==> flow/design.v <==
module Simon_Game(
    input logic clk,  
    input logic rst,  
    input logic [7:0] SW,  
    output logic [7:0] LED,  
    output logic [6:0] seg0  
);
    localparam sequence_length = 7;  
    localparam one_sec = 50_000_000;  
    logic [2:0] rand_num;  
    logic [3*sequence_length-1:0] led_sequence;  
    logic [3*sequence_length-1:0] sw_sequence;  
    logic [2:0] gen_led_index, inp_sw_index;  
    logic [3:0] disp_led_index;  
    logic [7:0] sw_prev;  
    logic [7:0] sw_sync1, sw_sync2;  
    logic sw_change_detected;  
    logic [7:0] sw_changed;  
    logic [19:0] debounce_cnt;  
    logic [2:0] sw_index;  
    logic [25:0] count;  
LFSR lfsr(
    .clk(clk),
    .rst(rst),
    .rand_num(rand_num)
);
        typedef enum logic [2:0] {
            START,
            GENERATE_LED,
            DISPLAY,
            INPUT,
            CHECK,
            DONE
        } state_t;
        state_t state, next_state;
    always_ff @(posedge clk or posedge rst) begin  
        if (rst) begin
            state <= START;
        end 
        else begin
            state <= next_state;
        end
    end
    always_comb begin
        next_state = state;  
        unique case (state)
            START: begin
                next_state = GENERATE_LED;
            end
            GENERATE_LED: begin
                if (gen_led_index == sequence_length) begin
                    next_state = DISPLAY;
                end
            end
            DISPLAY: begin
                if (disp_led_index == sequence_length + 1) begin
                    next_state = INPUT;
                end
            end
            INPUT: begin
                if (inp_sw_index == sequence_length) begin
                    next_state = CHECK;
                end
            end
            CHECK: begin
                next_state = DONE;
            end
            DONE: begin
                if (rst) begin
                    next_state = START;
                end
            end
        endcase
    end
    always_ff @(posedge clk or posedge rst) begin  
        if (rst) begin
            led_sequence <= 0;
            sw_sequence <= 0;
            gen_led_index <= 0; 
            disp_led_index <= 0;
            inp_sw_index <= 0;
            sw_prev <= 0;  
            sw_sync1 <= 0;
            sw_sync2 <= 0;
            sw_change_detected <= 0;
            sw_changed <= 0;
            debounce_cnt <= 0;
            sw_index <= 0;
            count <= 0;
            LED <= 8'b00000000;  
            seg0 <= 7'b0111111;  
        end 
        else begin
            case (state)
                START: begin
                end
                GENERATE_LED: begin
                    if (gen_led_index == 0) begin
                        led_sequence[3*sequence_length-1 -: 3] <= 3'b101;  
                        gen_led_index <= gen_led_index + 1;
                    end 
                    else if (gen_led_index < sequence_length) begin
                        led_sequence[3*sequence_length-1 - gen_led_index*3 -: 3] <= rand_num;  
                        gen_led_index <= gen_led_index + 1;
                    end 
                end
                DISPLAY: begin
                    if (count == one_sec) begin
                        count <= 0;
                        LED <= 8'b00000000;  
                        if (disp_led_index < sequence_length) begin
                            case (led_sequence[3*sequence_length-1 - disp_led_index*3 -: 3])
                                3'd0: LED[0] <= 1;
                                3'd1: LED[1] <= 1;
                                3'd2: LED[2] <= 1;
                                3'd3: LED[3] <= 1;
                                3'd4: LED[4] <= 1;
                                3'd5: LED[5] <= 1;
                                3'd6: LED[6] <= 1;
                                3'd7: LED[7] <= 1;
                            endcase
                            disp_led_index <= disp_led_index + 1;
                        end
                        else begin
                            LED <= 8'b00000000;  
                            disp_led_index <= disp_led_index + 1;
                        end
                    end
                    else begin
                        count <= count + 1;
                    end
                end
                INPUT: begin
                    sw_sync1 <= SW;  
                    sw_sync2 <= sw_sync1;  
                    sw_change_detected <= 1'b0;
                    sw_changed <= 8'b0;
                    if (sw_sync2 != sw_prev) begin  
                        debounce_cnt <= debounce_cnt + 1;
                        if (&(debounce_cnt)) begin  
                            sw_changed <= sw_prev ^ sw_sync2;  
                            sw_prev <= sw_sync2;  
                            sw_change_detected <= 1'b1;  
                            debounce_cnt <= 0;  
                        end
                    end 
                    else begin
                        debounce_cnt <= 0;  
                    end
                    if (sw_change_detected) begin  
                        for (int i = 0; i < 8; i++) begin  
                            if (sw_changed[i])  
                                sw_index = i[2:0];  
                        end
                        if (inp_sw_index < sequence_length) begin
                            sw_sequence[3*sequence_length-1 - inp_sw_index*3 -: 3] <= sw_index;  
                            inp_sw_index <= inp_sw_index + 1;
                        end
                    end
                end
                CHECK: begin
                    if (led_sequence == sw_sequence) begin
                        seg0 <= 7'b1111001;  
                    end 
                    else begin
                        seg0 <= 7'b1000000;  
                    end
                end
                DONE: begin
                end
            endcase
        end
    end
endmodule
module LFSR(  
    input logic clk,  
    input logic rst,  
    output logic [2:0] rand_num
);
    always_ff @(posedge clk or posedge rst) begin
        if (rst) begin
            rand_num <= 3'b010;
        end
        else begin
            rand_num <= {rand_num[1:0], rand_num[2]^rand_num[1]};
        end
    end
endmodule
Reports on Simon_Game
The steps from the RTL of Simon_Game to its reports follow in flow order.
Line numbers count from 1 in the design file above.
{"block": "inputs", "top_module": "Simon_Game", "clock_port": "clk", "cell_library": "sky130hd", "pvt_corner": "tt_025C_1v80"}

Elaborated design
Yosys after proc, flatten, opt, wreduce and memory -nomap, before mapping. Memory bits, and registers merged into a memory's read port (data or address), are not among the register bits. Print and check cells are not counted. Equal cells are merged and count once.
{"block": "word_totals", "reg_bits": 155, "out_inout_bits": 15, "wordCells": 138}
{"block": "op_classes", "add_sub_neg": 16, "mul": 3, "n_cmp": 3, "eq_ne": 22, "n_shift": 5, "n_mux": 43, "n_logic": 9, "n_reduce_logical": 12}
{"block": "ops", "cell": "3-bit by 33-bit variable shift with 21-bit output", "n": 2}
{"block": "ops", "cell": "3-bit by 33-bit variable shift with 21-bit output with constant A", "n": 2}
{"block": "ops", "cell": "32-bit negator with 33-bit output", "n": 2}
{"block": "ops", "cell": "3-bit 2-to-1 mux", "n": 17}
{"block": "ops", "cell": "21-bit bitwise AND", "n": 2}
{"block": "ops", "cell": "21-bit bitwise OR", "n": 2}
{"block": "ops", "cell": "21-bit inverter", "n": 2}
{"block": "ops", "cell": "20-bit 2-to-1 mux", "n": 2}
{"block": "ops", "cell": "26-bit by 1-bit adder with 26-bit output with constant B", "n": 1}
{"block": "ops", "cell": "26-bit == test with constant B", "n": 1}
{"block": "ops", "cell": "26-bit 2-to-1 mux", "n": 1}
{"block": "ops", "cell": "3-bit == test with constant B", "n": 8}
{"block": "ops", "cell": "22-bit AND reduction", "n": 1}
{"block": "ops", "cell": "21-bit == test", "n": 1}
{"block": "ops", "cell": "21-bit by 9-bit indexed select with 3-bit output", "n": 1}
{"block": "ops", "cell": "21-bit 2-to-1 mux", "n": 1}
{"block": "ops", "cell": "20-bit by 1-bit adder with 20-bit output with constant B", "n": 1}
{"block": "ops", "cell": "20-bit AND reduction", "n": 1}
{"block": "ops", "cell": "3-bit by 2-bit multiplier with 5-bit output with constant B", "n": 2}
{"block": "ops", "cell": "3-bit case mux with 6-bit select", "n": 1}
{"block": "ops", "cell": "1-bit 2-to-1 mux", "n": 18}
{"block": "ops", "cell": "7-bit by 3-bit subtractor with 8-bit output with constant B", "n": 2}
{"block": "ops", "cell": "8-bit 2-to-1 mux", "n": 2}
{"block": "ops", "cell": "6-bit by 2-bit adder with 7-bit output with constant B", "n": 2}
{"block": "ops", "cell": "3-bit by 2-bit == test with 1-bit output with constant B", "n": 4}
{"block": "ops", "cell": "4-bit by 2-bit multiplier with 6-bit output with constant B", "n": 1}
{"block": "ops", "cell": "5-bit by 5-bit subtractor with 6-bit output with constant A", "n": 2}
{"block": "ops", "cell": "3-bit zero test", "n": 3}
Not listed: further kinds 19, cells in them 28.

Logic depth
Depth = most cells in a row (Yosys ltp): at word level without a register or memory, in the mapped netlist without a sequential cell, where the memories' decode and read muxes count.
{"block": "depth", "ltp_word": 12, "ABC_AREA": 0, "ltp_mapped": 23}

Netlist
The flow's flattened synthesis, as Yosys stat reports it; memories are mapped. The netlist is that of the ABC_AREA named above (0 if unset); the other value can give another one.
The area totals of this step are shown rounded.
{"block": "by_type", "cell": "sky130_fd_sc_hd__dfrtp_1", "n": 157, "type_area_um2": 3.93E+03}
{"block": "by_type", "cell": "sky130_fd_sc_hd__ha_1", "n": 51, "type_area_um2": 638.112}
{"block": "by_type", "cell": "sky130_fd_sc_hd__o21ai_0", "n": 89, "type_area_um2": 445.427}
{"block": "by_type", "cell": "sky130_fd_sc_hd__xor2_1", "n": 43, "type_area_um2": 376.611}
{"block": "by_type", "cell": "sky130_fd_sc_hd__xnor2_1", "n": 40, "type_area_um2": 350.336}
{"block": "by_type", "cell": "sky130_fd_sc_hd__nand2_1", "n": 91, "type_area_um2": 341.578}
{"block": "by_type", "cell": "sky130_fd_sc_hd__mux2_2", "n": 29, "type_area_um2": 326.563}
{"block": "by_type", "cell": "sky130_fd_sc_hd__nor2_1", "n": 78, "type_area_um2": 292.781}
{"block": "by_type", "cell": "sky130_fd_sc_hd__nand3_1", "n": 51, "type_area_um2": 255.245}
{"block": "by_type", "cell": "sky130_fd_sc_hd__mux4_2", "n": 11, "type_area_um2": 247.738}
{"block": "by_type", "cell": "sky130_fd_sc_hd__mux2i_1", "n": 17, "type_area_um2": 170.163}
{"block": "by_type", "cell": "sky130_fd_sc_hd__a21oi_1", "n": 32, "type_area_um2": 160.154}
{"block": "by_type", "cell": "sky130_fd_sc_hd__inv_1", "n": 41, "type_area_um2": 153.898}
{"block": "by_type", "cell": "sky130_fd_sc_hd__nand4_1", "n": 24, "type_area_um2": 150.144}
{"block": "by_type", "cell": "sky130_fd_sc_hd__o31ai_1", "n": 19, "type_area_um2": 142.637}
{"block": "by_type", "cell": "sky130_fd_sc_hd__nor3_1", "n": 28, "type_area_um2": 140.134}
{"block": "by_type", "cell": "sky130_fd_sc_hd__o2bb2ai_1", "n": 16, "type_area_um2": 140.134}
{"block": "by_type", "cell": "sky130_fd_sc_hd__nor4_1", "n": 18, "type_area_um2": 112.608}
Other cell types: 80; their cells: 292.
{"block": "synth_totals", "stdcells": 1127, "yosys_area_um2": 11000, "seq_area_um2": 4000, "flip_flops": 161, "buf_cells": 48}
By module: a second synthesis without flattening, with its own total; a netlist apart from the flattened one above.
{"block": "unflattened", "hier_cells": 1174, "hier_area_um2": 11000}
Rows give one instance, submodules left out.
{"block": "by_module", "module": "Simon_Game", "instances": 1, "n_cells": 1169, "mod_area_um2": 11000}
{"block": "by_module", "module": "LFSR", "instances": 1, "n_cells": 5, "mod_area_um2": 89}

Path before layout
Path of least setup slack by OpenSTA after synthesis, without wires, with an ideal clock, recovery checks aside; 20% of the period is set as input and as output delay. Where synthesis merged equal registers, the netlist keeps one of their names.
{"block": "synth_timing", "kind": "input-to-reg", "start": "input rst", "end": "register state", "clock_period_ps": 5380, "input_delay_ps": 1076, "setup_ps": 78, "launch_ps": 1076, "arrival_time_ps": 4764, "required_time_ps": 5302, "setup_slack_ps": 538, "delay_ps": 3766, "path_stages": 2, "n_path_buf": 0, "period_less_setup_slack_ps": 4842}
"delay_ps" = arrival - input delay + setup time.
"path_stages" counts driving pins, that of a launching flip-flop among them; a cell with two outputs on the path counts twice.
"period_less_setup_slack_ps" = period - worst setup slack (recovery checks aside). The figure is calculated, with input and output delays left at 20% of the set period.
Where an end lacks its bit number, it is one bit of the signal, or one of the new flip-flops if synthesis recoded a state register.
The rows between start and end are the longest chain of elaborated cells between them; the timing report does not say that the signal goes this way. Where chains are equally long, one stands for them.
Each line given opens the expression or statement behind the cell; cells for indexed reads and writes are added by Yosys, which also makes memories of some case tables.
{"block": "synth_via", "path_cell_list": "sky130_fd_sc_hd__inv_1 -> sky130_fd_sc_hd__a21o_1", "elab_chain_cells": 2, "cone_cells": 4, "lines_between": 2}
{"block": "synth_lines", "item": "start: declaration", "line": 3, "text": "input logic rst,"}
{"block": "synth_lines", "item": "3-bit 2-to-1 mux", "line": 69, "text": "if (rst) begin"}
{"block": "synth_lines", "item": "3-bit case mux with 6-bit select", "line": 46, "text": "unique case (state)"}
{"block": "synth_lines", "item": "end: assignment", "line": 38, "text": "state <= START;"}
{"block": "synth_lines", "item": "end: assignment", "line": 41, "text": "state <= next_state;"}
{"block": "synth_lines", "item": "end: declaration", "line": 35, "text": "state_t state, next_state;"}

Timing after layout
From the final timing report of flow run 1: the path of least setup slack in the routed layout; clock arrival at registers is part of the times.
The report prints the path's times to 10 ps; the period is as set.
{"block": "layout_timing", "kind": "reg-to-reg", "start": "register gen_led_index[0]", "end": "register led_sequence[16]", "clock_period_ps": 10300, "setup_ps": 140, "launch_ps": 420, "arrival_time_ps": 6140, "required_time_ps": 10570, "setup_slack_ps": 4430, "path_stages": 18, "n_path_buf": 0}
The rows between start and end are the longest chain of elaborated cells between them; the timing report does not say that the signal goes this way. Where chains are equally long, one stands for them.
A register here has more assigning lines than the two given.
Lines with a computed index may be missing from the assigning lines.
{"block": "layout_via", "path_cell_list": "sky130_fd_sc_hd__dfrtp_1 -> sky130_fd_sc_hd__clkinv_1 -> sky130_fd_sc_hd__ha_1 -> sky130_fd_sc_hd__xnor2_2 -> sky130_fd_sc_hd__inv_1 -> sky130_fd_sc_hd__ha_1 -> sky130_fd_sc_hd__nor3b_1 -> sky130_fd_sc_hd__inv_1 -> sky130_fd_sc_hd__or4_4 -> sky130_fd_sc_hd__ha_1 -> sky130_fd_sc_hd__nor4b_1 -> sky130_fd_sc_hd__nand4_1 -> sky130_fd_sc_hd__or4_1 -> sky130_fd_sc_hd__a211oi_1 -> sky130_fd_sc_hd__and4_1 -> sky130_fd_sc_hd__nand3_1 -> sky130_fd_sc_hd__o21ai_0 -> sky130_fd_sc_hd__o21ai_0", "elab_chain_cells": 9, "cone_cells": 14, "lines_between": 3}
{"block": "layout_lines", "item": "start: declaration", "line": 13, "text": "logic [2:0] gen_led_index, inp_sw_index;"}
{"block": "layout_lines", "item": "start: assignment", "line": 100, "text": "gen_led_index <= gen_led_index + 1;"}
{"block": "layout_lines", "item": "start: assignment", "line": 104, "text": "gen_led_index <= gen_led_index + 1;"}
{"block": "layout_lines", "item": "3-bit by 2-bit multiplier with 5-bit output", "line": 103, "text": "led_sequence[3*sequence_length-1 - gen_led_index*3 -: 3] <= rand_num;"}
{"block": "layout_lines", "item": "5-bit by 5-bit subtractor with 6-bit output", "line": 103}
{"block": "layout_lines", "item": "6-bit by 2-bit adder with 7-bit output", "line": 103}
{"block": "layout_lines", "item": "7-bit by 3-bit subtractor with 8-bit output", "line": 103}
{"block": "layout_lines", "item": "32-bit negator with 33-bit output", "line": 103}
{"block": "layout_lines", "item": "3-bit by 33-bit variable shift with 21-bit output", "line": 103}
{"block": "layout_lines", "item": "21-bit inverter", "line": 103}
{"block": "layout_lines", "item": "21-bit bitwise AND", "line": 103}
{"block": "layout_lines", "item": "21-bit bitwise OR", "line": 103}
{"block": "layout_lines", "item": "end: assignment", "line": 77, "text": "led_sequence <= 0;"}
{"block": "layout_lines", "item": "end: declaration", "line": 11, "text": "logic [3*sequence_length-1:0] led_sequence;"}

Add stored flow runs of Simon_Game

Top module Simon_Game; platform sky130hd; tools Yosys and OpenROAD; 2 stored runs in no particular order. Input and output delays are each 20% of the period that was set; the output load is 0.01 pF.
"timing.achieved_period_ps" = clock period - worst setup slack. The figure is calculated, with input and output delays left at 20% of the set period.
"power.total_uw" rests on the timing tool's default activity at the inputs, not on a simulated workload.
Values from the reports are rounded here.

Flow run 1
==> flow/run.sh <==
#!/bin/bash
# the make line also repeats the synthesis and layout settings of config.mk as NAME=value (left out here)
make -C /OpenROAD-flow-scripts/flow DESIGN_CONFIG=/design/flow/config.mk WORK_HOME=/design/flow/orfs CLKGATE_MAP_FILE= finish
==> flow/config.mk <==
export PLATFORM = sky130hd
export DESIGN_NAME = Simon_Game
export DESIGN_NICKNAME = Simon_Game
export VERILOG_FILES = /design/flow/design.v
export SDC_FILE = /design/flow/constraint.sdc
export NUM_CORES = 4
export LEC_CHECK = 0
export CAP_MARGIN = 20
export CORE_MARGIN = 2
export CORE_UTILIZATION = 40
export SLEW_MARGIN = 20
==> flow/constraint.sdc <==
create_clock -name core_clock -period 10.3 [get_ports {clk}]
set_input_delay 2.0600 -clock core_clock [delete_from_list [all_inputs] [get_ports {clk}]]
set_output_delay 2.0600 -clock core_clock [all_outputs]
set_load 0.01 [all_outputs]

==> results of flow run 1, as JSON <==
{
  "ws_setup_ps": 4400,
  "die_area_um2": 28000,
  "fin_util_pct": 44,
  "worst_hold_slack_ps": 440,
  "ys_area_um2": 11000,
  "timing.achieved_period_ps": 5870,
  "power.total_uw": 1300,
  "tns_ps": 0
}

Flow run 2
==> flow/run.sh <==
#!/bin/bash
# the make line also repeats the synthesis and layout settings of config.mk as NAME=value (left out here)
make -C /OpenROAD-flow-scripts/flow DESIGN_CONFIG=/design/flow/config.mk WORK_HOME=/design/flow/orfs CLKGATE_MAP_FILE= finish
==> flow/config.mk <==
export PLATFORM = sky130hd
export DESIGN_NAME = Simon_Game
export DESIGN_NICKNAME = Simon_Game
export VERILOG_FILES = /design/flow/design.v
export SDC_FILE = /design/flow/constraint.sdc
export NUM_CORES = 4
export LEC_CHECK = 0
export ABC_AREA = 0
export CAP_MARGIN = 20
export CELL_PAD_IN_SITES_GLOBAL_PLACEMENT = 2
export CORE_ASPECT_RATIO = 1.34
export CORE_MARGIN = 2
export CORE_UTILIZATION = 32
export CTS_CLUSTER_DIAMETER = 247
export CTS_CLUSTER_SIZE = 12
export HOLD_SLACK_MARGIN = 0.09
export MIN_ROUTING_LAYER = met1
export PLACE_DENSITY = 0.92
export SLEW_MARGIN = 20
==> flow/constraint.sdc <==
create_clock -name core_clock -period 6.41 [get_ports {clk}]
set_input_delay 1.2820 -clock core_clock [delete_from_list [all_inputs] [get_ports {clk}]]
set_output_delay 1.2820 -clock core_clock [all_outputs]
set_load 0.01 [all_outputs]

==> results of flow run 2, as JSON <==
{
  "worst_hold_slack_ps": 430,
  "die_area_um2": 35000,
  "ys_area_um2": 11000,
  "ws_setup_ps": 770,
  "power.total_uw": 2100,
  "timing.achieved_period_ps": 5638,
  "tns_ps": 0,
  "fin_util_pct": 36
}
